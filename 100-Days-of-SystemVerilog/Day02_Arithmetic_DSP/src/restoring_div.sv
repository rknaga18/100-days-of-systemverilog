==> flow/design.v <==
package alu_pkg;
  typedef enum logic [2:0] {
    ADD = 3'b000, SUB = 3'b001,
    AND = 3'b010, OR  = 3'b011,
    XOR = 3'b100, SLL = 3'b101,
    SRL = 3'b110
  } alu_op_e;
endpackage
module restoring_div #(parameter N = 16) (
    input  logic clk, rst_n, start,
    input  logic [N-1:0] dividend, divisor,
    output logic [N-1:0] quotient, remainder,
    output logic ready
);
    logic [N-1:0] m, q;
    logic [N:0]   a;
    logic [$clog2(N):0] count;
    typedef enum logic [1:0] {IDLE, CALC, DONE} state_t;
    state_t state;
    logic [N:0] next_a;
    logic [N-1:0] next_q;
    logic [N:0] sub_a;
    always @(*) begin
        next_a = {a[N-1:0], q[N-1]};
        next_q = {q[N-2:0], 1'b0};
        sub_a  = next_a - m;
    end
    always_ff @(posedge clk or negedge rst_n) begin
        if (!rst_n) begin
            state <= IDLE; ready <= 0;
            quotient <= '0; remainder <= '0;
            a <= '0; m <= '0; q <= '0; count <= '0;
        end else begin
            case (state)
                IDLE: begin
                    ready <= 0;
                    if (start && divisor != 0) begin
                        m <= divisor; q <= dividend;
                        a <= '0; count <= N;
                        state <= CALC;
                    end
                end
                CALC: begin
                    if (count > 0) begin
                        if (sub_a[N]) begin
                            a <= next_a;     
                            q <= next_q;     
                        end else begin
                            a <= sub_a;      
                            q <= {next_q[N-1:1], 1'b1}; 
                        end
                        count <= count - 1;
                    end else begin
                        state <= DONE;
                    end
                end
                DONE: begin
                    quotient <= q; remainder <= a[N-1:0];
                    ready <= 1; state <= IDLE;
                end
            endcase
        end
    end
endmodule
## Tool chain data of restoring_div

The steps from the RTL of restoring_div to its reports follow in flow order.
Line numbers count from 1 in the design file above.
The mark -- stands for no value.

| inputs | value |
|---|---|
| top module | restoring_div |
| clock input | clk |
| standard-cell library | sky130hd |
| corner | tt_025C_1v80 |

## After elaboration

Yosys after proc, flatten, opt, wreduce and memory -nomap, before mapping. Memory bits, and registers merged into a memory's read port (data or address), are not among the register bits. Print and check cells are not counted. Equal cells are merged and count once.

| storage and ports | value |
|---|---|
| latch bits | 0 |
| flip-flop bits (word level) | 88 |
| cells after elaboration | 40 |
| bits in writable memories | 0 |
| ROM bits | 0 |
| output and inout port bits | 33 |
| memories | 0 |
| bits of input ports | 35 |
| word width x clocked read ports | 0 |

| operators by class | value |
|---|---|
| div/mod/pow operators | 0 |
| shift operators | 0 |
| reduce/logical cells | 9 |
| muxes and demuxes | 15 |
| eq/ne operators | 5 |
| bitwise logic cells | 0 |
| $mul | 0 |
| add/sub/neg operators | 2 |
| magnitude comparators | 1 |

Operator list:

| kind | number |
|---|---|
| 16-bit two-way mux | 5 |
| 16-bit parallel mux with 2-bit select | 2 |
| 17-bit by 16-bit subtractor with 17-bit output | 1 |
| 16-bit nonzero test | 1 |
| 5-bit parallel mux with 2-bit select | 1 |
| 5-bit two-way mux | 2 |
| 2-bit != test with constant B | 3 |
| 3-bit AND reduction | 2 |
| 2-bit parallel mux with 3-bit select | 1 |
| 5-bit by 1-bit subtractor with 5-bit output with constant B | 1 |
| 5-bit by 1-bit > comparator with 1-bit output with constant B | 1 |
| 2-bit nonzero test | 2 |
| 2-bit two-way mux | 2 |
| 3-bit nonzero test | 1 |
| 2-bit by 1-bit equality test with 1-bit output with constant B | 1 |
| 2-bit equality test with constant B | 1 |
| 2-bit logical NOT | 1 |
| 2-bit AND reduction | 1 |
| 1-bit parallel mux with 2-bit select | 1 |
| 1-bit logical AND | 1 |
| 1-bit two-way mux | 1 |

## Logic depth

Depth = most cells in a row (Yosys ltp): at word level without a register or memory, in the mapped netlist without a sequential cell, where the memories' decode and read muxes count.

| depth | value |
|---|---|
| depth after elaboration | 4 |
| ABC_AREA | 1 |
| mapped depth | 16 |

## After synthesis

The flow's flattened synthesis, as Yosys stat reports it; memories are mapped. The netlist is that of the ABC_AREA named above (0 if unset); the other value can give another one.
Totals and module areas in this step are rounded.

| mapped netlist | value |
|---|---|
| mapped area | 4,870 um^2 |
| mapped flip-flops | 89 |
| standard cells after synthesis | 667 |
| buffers | 22 |
| sequential part of the area | 2,230 um^2 |

Cell types:

| type | number |
|---|---|
| sky130_fd_sc_hd__dfrtp_1 | 88 |
| sky130_fd_sc_hd__nand2_1 | 271 |
| sky130_fd_sc_hd__inv_1 | 99 |
| sky130_fd_sc_hd__ha_1 | 18 |
| sky130_fd_sc_hd__o21ai_0 | 40 |
| sky130_fd_sc_hd__nor2_1 | 39 |
| sky130_fd_sc_hd__nand3_1 | 27 |
| sky130_fd_sc_hd__a31oi_1 | 16 |
| sky130_fd_sc_hd__xor2_1 | 6 |
| sky130_fd_sc_hd__clkbuf_1 | 12 |
| sky130_fd_sc_hd__a21oi_1 | 8 |
| sky130_fd_sc_hd__buf_2 | 8 |
| sky130_fd_sc_hd__nand2_2 | 6 |
| sky130_fd_sc_hd__xnor2_1 | 4 |
| sky130_fd_sc_hd__dfstp_2 | 1 |
| sky130_fd_sc_hd__buf_6 | 2 |
| sky130_fd_sc_hd__nand2_4 | 2 |
| sky130_fd_sc_hd__fa_1 | 1 |

Other cell types: 12; their cells: 19.

## Worst setup path after synthesis

OpenSTA on the mapped netlist: ideal clock, no wires. The path of least setup slack (recovery checks aside). Input and output delay are each 20% of the period. Register names are those of the netlist, which keeps one name where synthesis merged equal registers.

| timing path post-synthesis | value |
|---|---|
| path kind | reg-to-reg |
| start | reg q[15] |
| end | reg a[0] |
| data required time | 2,783 ps |
| arrival time | 1,909 ps |
| buffers on the path | 1 |
| time at the first pin | 0 ps |
| stages | 16 |
| period | 2,900 ps |
| delay of the path | 2,026 ps |
| library setup time | 117 ps |
| setup slack | 873 ps |
| synthesis period reached | 2,027 ps |

"delay of the path" = arrival - input delay + setup time.
"stages" counts driving pins, that of a launching flip-flop among them; a cell with two outputs on the path counts twice.
"synthesis period reached" = period - worst setup slack (recovery checks aside). The figure is calculated, with input and output delays left at 20% of the set period.
The rows between start and end are the longest chain of elaborated cells between them; the timing report does not say that the signal goes this way. Where chains are equally long, one stands for them.
A line is the first line of the expression or statement that the cell stems from. Yosys adds cells for indexed reads and writes and turns some case tables into memories.
A register here has more assigning lines than the two given.

| between the ends, post-synthesis | value |
|---|---|
| path through | sky130_fd_sc_hd__dfrtp_1 sky130_fd_sc_hd__inv_1 sky130_fd_sc_hd__ha_1 sky130_fd_sc_hd__inv_1 sky130_fd_sc_hd__fa_1 sky130_fd_sc_hd__nand2_1 sky130_fd_sc_hd__nand2_1 sky130_fd_sc_hd__nand3_1 sky130_fd_sc_hd__nand2_2 sky130_fd_sc_hd__nand2_2 sky130_fd_sc_hd__nand3_1 sky130_fd_sc_hd__nand2_4 sky130_fd_sc_hd__buf_6 sky130_fd_sc_hd__nand2_1 sky130_fd_sc_hd__nand3_1 sky130_fd_sc_hd__nand2_1 |
| cells in the longest elaborated chain | 4 |
| elaborated cells between the ends (all ways) | 4 |
| RTL lines with such cells | 4 |
| those cells by class | 1 x add/sub; 3 x mux |

Ends and longest elaborated chain, post-synthesis:

| what | line | source |
|---|---|---|
| from (decl) | 15 | `logic [N-1:0] m, q;` |
| from (assign) | 38 | `m <= divisor; q <= dividend;` |
| from (assign) | 47 | `q <= next_q;` |
| 17-bit by 16-bit subtractor with 17-bit output | 26 | `sub_a  = next_a - m;` |
| 16-bit two-way mux | 45 | `if (sub_a[N]) begin` |
| 16-bit two-way mux | 44 | `if (count > 0) begin` |
| 16-bit parallel mux with 2-bit select | 34 | `case (state)` |
| to (assign) | 46 | `a <= next_a;` |
| to (assign) | 49 | `a <= sub_a;` |

## Timing after layout

Path of least setup slack in the final report of run A (OpenROAD, finished layout, wires in). Where an end is a register, its clock arrival counts in the times.
The report prints the path's times to 10 ps; the period is as set.

| timing path post-layout | value |
|---|---|
| path kind | reg-to-reg |
| start | reg q[15] |
| end | reg a[12] |
| period | 3,370 ps |
| stages | 15 |
| time at the first pin | 350 ps |
| setup slack | 1,010 ps |
| buffers on the path | 0 |
| arrival time | 2,610 ps |
| data required time | 3,620 ps |
| library setup time | 110 ps |

The rows between start and end are the longest chain of elaborated cells between them; the timing report does not say that the signal goes this way. Where chains are equally long, one stands for them.
A register here has more assigning lines than the two given.

| between the ends, post-layout | value |
|---|---|
| path through | sky130_fd_sc_hd__dfrtp_1 sky130_fd_sc_hd__inv_1 sky130_fd_sc_hd__ha_1 sky130_fd_sc_hd__inv_1 sky130_fd_sc_hd__fa_1 sky130_fd_sc_hd__nand2_1 sky130_fd_sc_hd__nand2_1 sky130_fd_sc_hd__nand3_1 sky130_fd_sc_hd__nand2_2 sky130_fd_sc_hd__nand2_2 sky130_fd_sc_hd__nand3_1 sky130_fd_sc_hd__nand2_4 sky130_fd_sc_hd__nand2_1 sky130_fd_sc_hd__nand3_1 sky130_fd_sc_hd__nand2_1 |
| cells in the longest elaborated chain | 4 |
| elaborated cells between the ends (all ways) | 4 |
| RTL lines with such cells | 4 |
| those cells by class | 1 x add/sub; 3 x mux |

Ends and longest elaborated chain, post-layout:

| what | line | source |
|---|---|---|
| from (decl) | 15 | `logic [N-1:0] m, q;` |
| from (assign) | 38 | `m <= divisor; q <= dividend;` |
| from (assign) | 47 | `q <= next_q;` |
| 17-bit by 16-bit subtractor with 17-bit output | 26 | `sub_a  = next_a - m;` |
| 16-bit two-way mux | 45 | `if (sub_a[N]) begin` |
| 16-bit two-way mux | 44 | `if (count > 0) begin` |
| 16-bit parallel mux with 2-bit select | 34 | `case (state)` |
| to (assign) | 46 | `a <= next_a;` |
| to (assign) | 49 | `a <= sub_a;` |

# Flow runs of restoring_div

Record of 2 stored runs of the RTL-to-layout flow on restoring_div, platform sky130hd. The runs are unordered. Constraints: input delay and output delay 20% of the set period each, output load 0.01 pF.
"achieved period" = clock period - worst setup slack. The figure is calculated, with input and output delays left at 20% of the set period.
"allowed time less slack (worst setup path)" is the time allowed to the run's worst setup path (the clock period less input and output delay, where it has them) less its slack. Clock arrival times count: a late capture clock shortens it, a late launch clock lengthens it.
"total power after layout": no workload was simulated; the value follows from the tool's default switching activity.
"allowed time less slack (worst setup path)" is given in steps of 10 ps.
Results are given in rounded form.

#### Run A

| setting | value |
|---|---|
| period_ns | `3.37` |
| CORE_UTILIZATION | `17` |
| SETUP_SLACK_MARGIN | `-0.06` |
| PLACE_DENSITY_LB_ADDON | `0.17` |
| CORE_ASPECT_RATIO | `1.6` |
| CELL_PAD_IN_SITES_GLOBAL_PLACEMENT | `2` |
| CELL_PAD_IN_SITES_DETAIL_PLACEMENT | `2` |
| ABC_AREA | `1` |
| GPL_ROUTABILITY_DRIVEN | `0` |
| CAP_MARGIN | `15` |
| CORE_MARGIN | `2` |
| SLEW_MARGIN | `20` |

| result | value |
|---|---|
| total power after layout | 6.97 mW |
| setup slack of the worst path | 1,010 ps |
| total die area | 30,100 um^2 |
| area of the standard cells in the finished layout | 6,270 um^2 |
| setup TNS | 0 ps |
| Yosys chip area after synthesis | 4,870 um^2 |
| post-route utilization | 22.2% |
| achieved period | 2,363 ps |
| allowed time less slack (worst setup path) | 2,360 ps |
| kind of the worst setup path | reg-to-reg |

#### Run B

| setting | value |
|---|---|
| period_ns | `2.13` |
| CORE_UTILIZATION | `40` |
| CORE_ASPECT_RATIO | `1.22` |
| CELL_PAD_IN_SITES_GLOBAL_PLACEMENT | `2` |
| CELL_PAD_IN_SITES_DETAIL_PLACEMENT | `0` |
| TNS_END_PERCENT | `10` |
| ABC_AREA | `0` |
| GPL_ROUTABILITY_DRIVEN | `1` |
| CTS_CLUSTER_SIZE | `71` |
| CAP_MARGIN | `20` |
| CORE_MARGIN | `2` |
| SLEW_MARGIN | `20` |

| result | value |
|---|---|
| total power after layout | 12.2 mW |
| setup slack of the worst path | -320 ps |
| total die area | 12,200 um^2 |
| area of the standard cells in the finished layout | 6,470 um^2 |
| setup TNS | -4,690 ps |
| Yosys chip area after synthesis | 4,520 um^2 |
| post-route utilization | 59.2% |
| achieved period | 2,450 ps |
| allowed time less slack (worst setup path) | 2,450 ps |
| kind of the worst setup path | reg-to-reg |

==> flow/design.v <==
package alu_pkg;
  typedef enum logic [2:0] {
    ADD = 3'b000, SUB = 3'b001,
    AND = 3'b010, OR  = 3'b011,
    XOR = 3'b100, SLL = 3'b101,
    SRL = 3'b110
  } alu_op_e;
endpackage
module seq_multiplier #(parameter N = 32) (
    input  logic clk, rst_n, start,
    input  logic [N-1:0] a, b,
    output logic [(2*N)-1:0] prod,
    output logic ready
);
    logic [(2*N)-1:0] multiplicand;
    logic [N-1:0] multiplier;
    logic [$clog2(N):0] count;
    always_ff @(posedge clk or negedge rst_n) begin
        if (!rst_n) begin
            prod <= '0; ready <= 0; count <= '0;
        end else if (start) begin
            multiplicand <= { {N{1'b0}}, a };
            multiplier <= b;
            prod <= '0;
            count <= N;
            ready <= 0;
        end else if (count > 0) begin
            if (multiplier[0]) prod <= prod + multiplicand;
            multiplicand <= multiplicand << 1;
            multiplier <= multiplier >> 1;
            count <= count - 1;
        end else begin
            ready <= 1;
        end
    end
endmodule
---- Reports on seq_multiplier ----
What the tools print for seq_multiplier, step after step.
Line numbers count from 1 in the design file above.
Cell names lack the library's common part.
Not given: --
set-up
  top module .............................. seq_multiplier
  clock input ............................. clk
  library ................................. sky130hd
  library corner .......................... tt_025C_1v80

---- Word-level counts ----
Source: Yosys, flattened and elaborated, memories not mapped. Widths are those after wreduce. Registers that Yosys merges into a memory's read port (data or address) are not register bits. Print and check cells do not count. Equal cells are merged and count once.
bit counts
  RAM bits ................................ 0
  bits in latches ......................... 0
  output and inout bits ................... 65
  elaborated cells ........................ 25
  memories ................................ 0
  ROM bits ................................ 0
  clocked read ports x word width ......... 0
  register bits ........................... 167
  input port bits ......................... 67
cells by class
  shift operators ......................... 0
  eq/ne operators ......................... 1
  bitwise logic cells ..................... 0
  divide/modulo/power cells ............... 0
  $lt $le $gt $ge ......................... 1
  add/sub/neg operators ................... 2
  multiplexer cells ....................... 11
  multiply operators ...................... 0
  reductions and logical operators ........ 4
operators with widths
  operator                                                                          count
  64-bit 2-to-1 mux                                                                 4
  32-bit 2-to-1 mux                                                                 3
  64-bit adder                                                                      1
  6-bit 2-to-1 mux                                                                  2
  6-bit by 1-bit subtractor with 6-bit output (second input constant)               1
  6-bit by 1-bit greater-than comparator with 1-bit output (second input constant)  1
  2-bit AND reduction                                                               2
  2-bit nonzero test                                                                2
  2-bit != test (second input constant)                                             1
  1-bit 2-to-1 mux                                                                  2

---- Logic depth ----
Depth = most cells in a row (Yosys ltp): at word level without a register or memory, in the mapped netlist without a sequential cell, where the memories' decode and read muxes count.
depth
  word-level depth ........................ 4
  ABC_AREA ................................ 0
  mapped depth ............................ 13
  mapped depth without buffers ............ 13

---- Synthesis result ----
The flow's flattened synthesis, as Yosys stat reports it; memories are mapped. The netlist is that of the ABC_AREA named above (0 if unset); the other value can give another one.
mapped netlist
  mapped flip-flops ....................... 167
  cell count .............................. 1050
  synthesis area .......................... 10613.9 um^2
  buffers ................................. 58
cells by type
  cell      count
  edfxtp_1  96
  dfrtp_1   71
  ha_1      64
  mux2_2    62
  a21oi_1   126
  nand2_1   134
  a21o_1    34
  xnor2_1   28
  nor2b_1   36
  nor2_1    59
  xor2_1    24
  o21ai_0   37
  o21bai_1  21
  nand4_1   22
  clkbuf_1  28
  buf_6     8
  inv_1     20
  nor3_1    15
Not listed: further types 60, cells in them 165.

---- Timing after synthesis ----
OpenSTA on the mapped netlist: ideal clock, no wires. The path of least setup slack (recovery checks aside). Input and output delay are each 20% of the period. Register names are those of the netlist, which keeps one name where synthesis merged equal registers.
timing path after synthesis
  kind .................................... input to register
  start ................................... input start
  end ..................................... register multiplicand[0]
  buffers on the path ..................... 1
  path delay .............................. 2.787 ns
  arrival time ............................ 3.663 ns
  data required time ...................... 6.228 ns
  period .................................. 6.69 ns
  setup slack ............................. 2.565 ns
  external input delay .................... 1.338 ns
  stages on the path ...................... 2
  time at the first pin ................... 1.338 ns
  synthesis period reached ................ 4.125 ns
"path delay" = arrival - input delay + setup time.
"stages on the path" counts driving pins, that of a launching flip-flop among them; a cell with two outputs on the path counts twice.
"synthesis period reached" = period - worst setup slack (recovery checks aside). The figure is calculated, with input and output delays left at 20% of the set period.
The rows between start and end are the longest chain of elaborated cells between them; the timing report does not say that the signal goes this way. Where chains are equally long, one stands for them.
A line is the first line of the expression or statement that the cell stems from. Yosys adds cells for indexed reads and writes and turns some case tables into memories.
The path ends at the enable pin of a flip-flop; only ways to that pin are counted.
on the way, after synthesis
  cells stage by stage .................... buf_4 -> o21a_1
  length of the longest elaborated chain .. 2
ends and longest elaborated chain, after synthesis
  element              RTL line  RTL
  start: declaration   10        input  logic clk, rst_n, start,
  2-bit nonzero test   --
  2-bit AND reduction  --
  end: assignment      22        multiplicand <= { {N{1'b0}}, a };
  end: assignment      29        multiplicand <= multiplicand << 1;
  end: declaration     15        logic [(2*N)-1:0] multiplicand;

---- Worst path after layout ----
From the final timing report of job 2: the path of least setup slack in the routed layout; clock arrival at registers is part of the times.
timing path after layout
  kind .................................... register to register
  start ................................... register prod[0]
  end ..................................... register prod[60]
  time at the first pin ................... 0.44 ns
  setup slack ............................. 0.15 ns
  period .................................. 3.78 ns
  data required time ...................... 4.10 ns
  arrival time ............................ 3.94 ns
  buffers on the path ..................... 0
  stages on the path ...................... 14
The rows between start and end are the longest chain of elaborated cells between them; the timing report does not say that the signal goes this way. Where chains are equally long, one stands for them.
At most two assigning lines are given for a register; there are more.
on the way, after layout
  cells stage by stage .................... dfrtp_1 -> ha_1 -> inv_1 -> fa_1 -> and2b_2 -> o2111ai_4 -> a311oi_2 -> o21ai_2 -> a2111oi_4 -> o21ai_2 -> o31ai_4 -> a21oi_1 -> and4b_1 -> or3_1
  length of the longest elaborated chain .. 4
ends and longest elaborated chain, after layout
  element             RTL line  RTL
  start: declaration  12        output logic [(2*N)-1:0] prod,
  start: assignment   20        prod <= '0; ready <= 0; count <= '0;
  start: assignment   28        if (multiplier[0]) prod <= prod + multiplicand;
  64-bit adder        28
  64-bit 2-to-1 mux   28
  64-bit 2-to-1 mux   27        end else if (count > 0) begin
  64-bit 2-to-1 mux   21        end else if (start) begin
  end: assignment     20
  end: assignment     28
  end: declaration    12

Subject: seq_multiplier on sky130hd, stored results

Hello all,

Stored flow runs of seq_multiplier (2 of them; Yosys, OpenROAD, sky130hd). They differ in their settings and are not a sequence. Constraints: input delay and output delay 20% of the set period each, output load 0.01 pF.
"achieved clock period (ns)" = clock period - worst setup slack. The figure is calculated, with input and output delays left at 20% of the set period.
By "worst setup path time (ns)" is meant the share of the clock period that the worst setup path is allowed (20% is reserved at inputs, 20% at outputs), minus its slack. Clock arrival times at its registers enter into it.
"finish__power__total" is the tool's figure for a default switching activity; nothing was simulated.

Flow files of job 1
==> flow/run.sh <==
#!/bin/bash
# the make line also repeats the synthesis and layout settings of config.mk as NAME=value (left out here)
make -C /OpenROAD-flow-scripts/flow DESIGN_CONFIG=/design/flow/config.mk WORK_HOME=/design/flow/orfs CLKGATE_MAP_FILE= finish
==> flow/config.mk <==
export PLATFORM = sky130hd
export DESIGN_NAME = seq_multiplier
export DESIGN_NICKNAME = seq_multiplier
export VERILOG_FILES = /design/flow/design.v
export SDC_FILE = /design/flow/constraint.sdc
export NUM_CORES = 4
export LEC_CHECK = 0
export ABC_AREA = 1
export CAP_MARGIN = 20
export CELL_PAD_IN_SITES_DETAIL_PLACEMENT = 0
export CELL_PAD_IN_SITES_GLOBAL_PLACEMENT = 1
export CORE_ASPECT_RATIO = 1.73
export CORE_MARGIN = 2
export CORE_UTILIZATION = 72
export CTS_CLUSTER_SIZE = 65
export MAX_ROUTING_LAYER = met4
export MIN_ROUTING_LAYER = met1
export PLACE_DENSITY = 0.51
export SLEW_MARGIN = 15
==> flow/constraint.sdc <==
create_clock -name core_clock -period 5.94 [get_ports {clk}]
set_input_delay 1.1880 -clock core_clock [delete_from_list [all_inputs] [get_ports {clk}]]
set_output_delay 1.1880 -clock core_clock [all_outputs]
set_load 0.01 [all_outputs]

report of job 1: did not finish, place, GPL-0301

Flow files of job 2
==> flow/run.sh <==
#!/bin/bash
# the make line also repeats the synthesis and layout settings of config.mk as NAME=value (left out here)
make -C /OpenROAD-flow-scripts/flow DESIGN_CONFIG=/design/flow/config.mk WORK_HOME=/design/flow/orfs CLKGATE_MAP_FILE= finish
==> flow/config.mk <==
export PLATFORM = sky130hd
export DESIGN_NAME = seq_multiplier
export DESIGN_NICKNAME = seq_multiplier
export VERILOG_FILES = /design/flow/design.v
export SDC_FILE = /design/flow/constraint.sdc
export NUM_CORES = 4
export LEC_CHECK = 0
export CAP_MARGIN = 20
export CORE_MARGIN = 2
export CORE_UTILIZATION = 44
export SLEW_MARGIN = 20
==> flow/constraint.sdc <==
create_clock -name core_clock -period 3.78 [get_ports {clk}]
set_input_delay 0.7560 -clock core_clock [delete_from_list [all_inputs] [get_ports {clk}]]
set_output_delay 0.7560 -clock core_clock [all_outputs]
set_load 0.01 [all_outputs]

report of job 2
yosys chip area after synthesis (um^2): 10613.9
finish__design__die__area: 25381.3
finish__design__instance__area__stdcell: 12743.5
finish__design__instance__utilization: 0.5413
finish__timing__setup__ws: 0.151
finish__timing__setup__tns: 0.000
finish__timing__hold__ws: 0.258
finish__power__total: 7.894e-03
achieved clock period (ns): 3.629
worst setup path time (ns): 3.63
worst setup path kind: register to register

Thanks
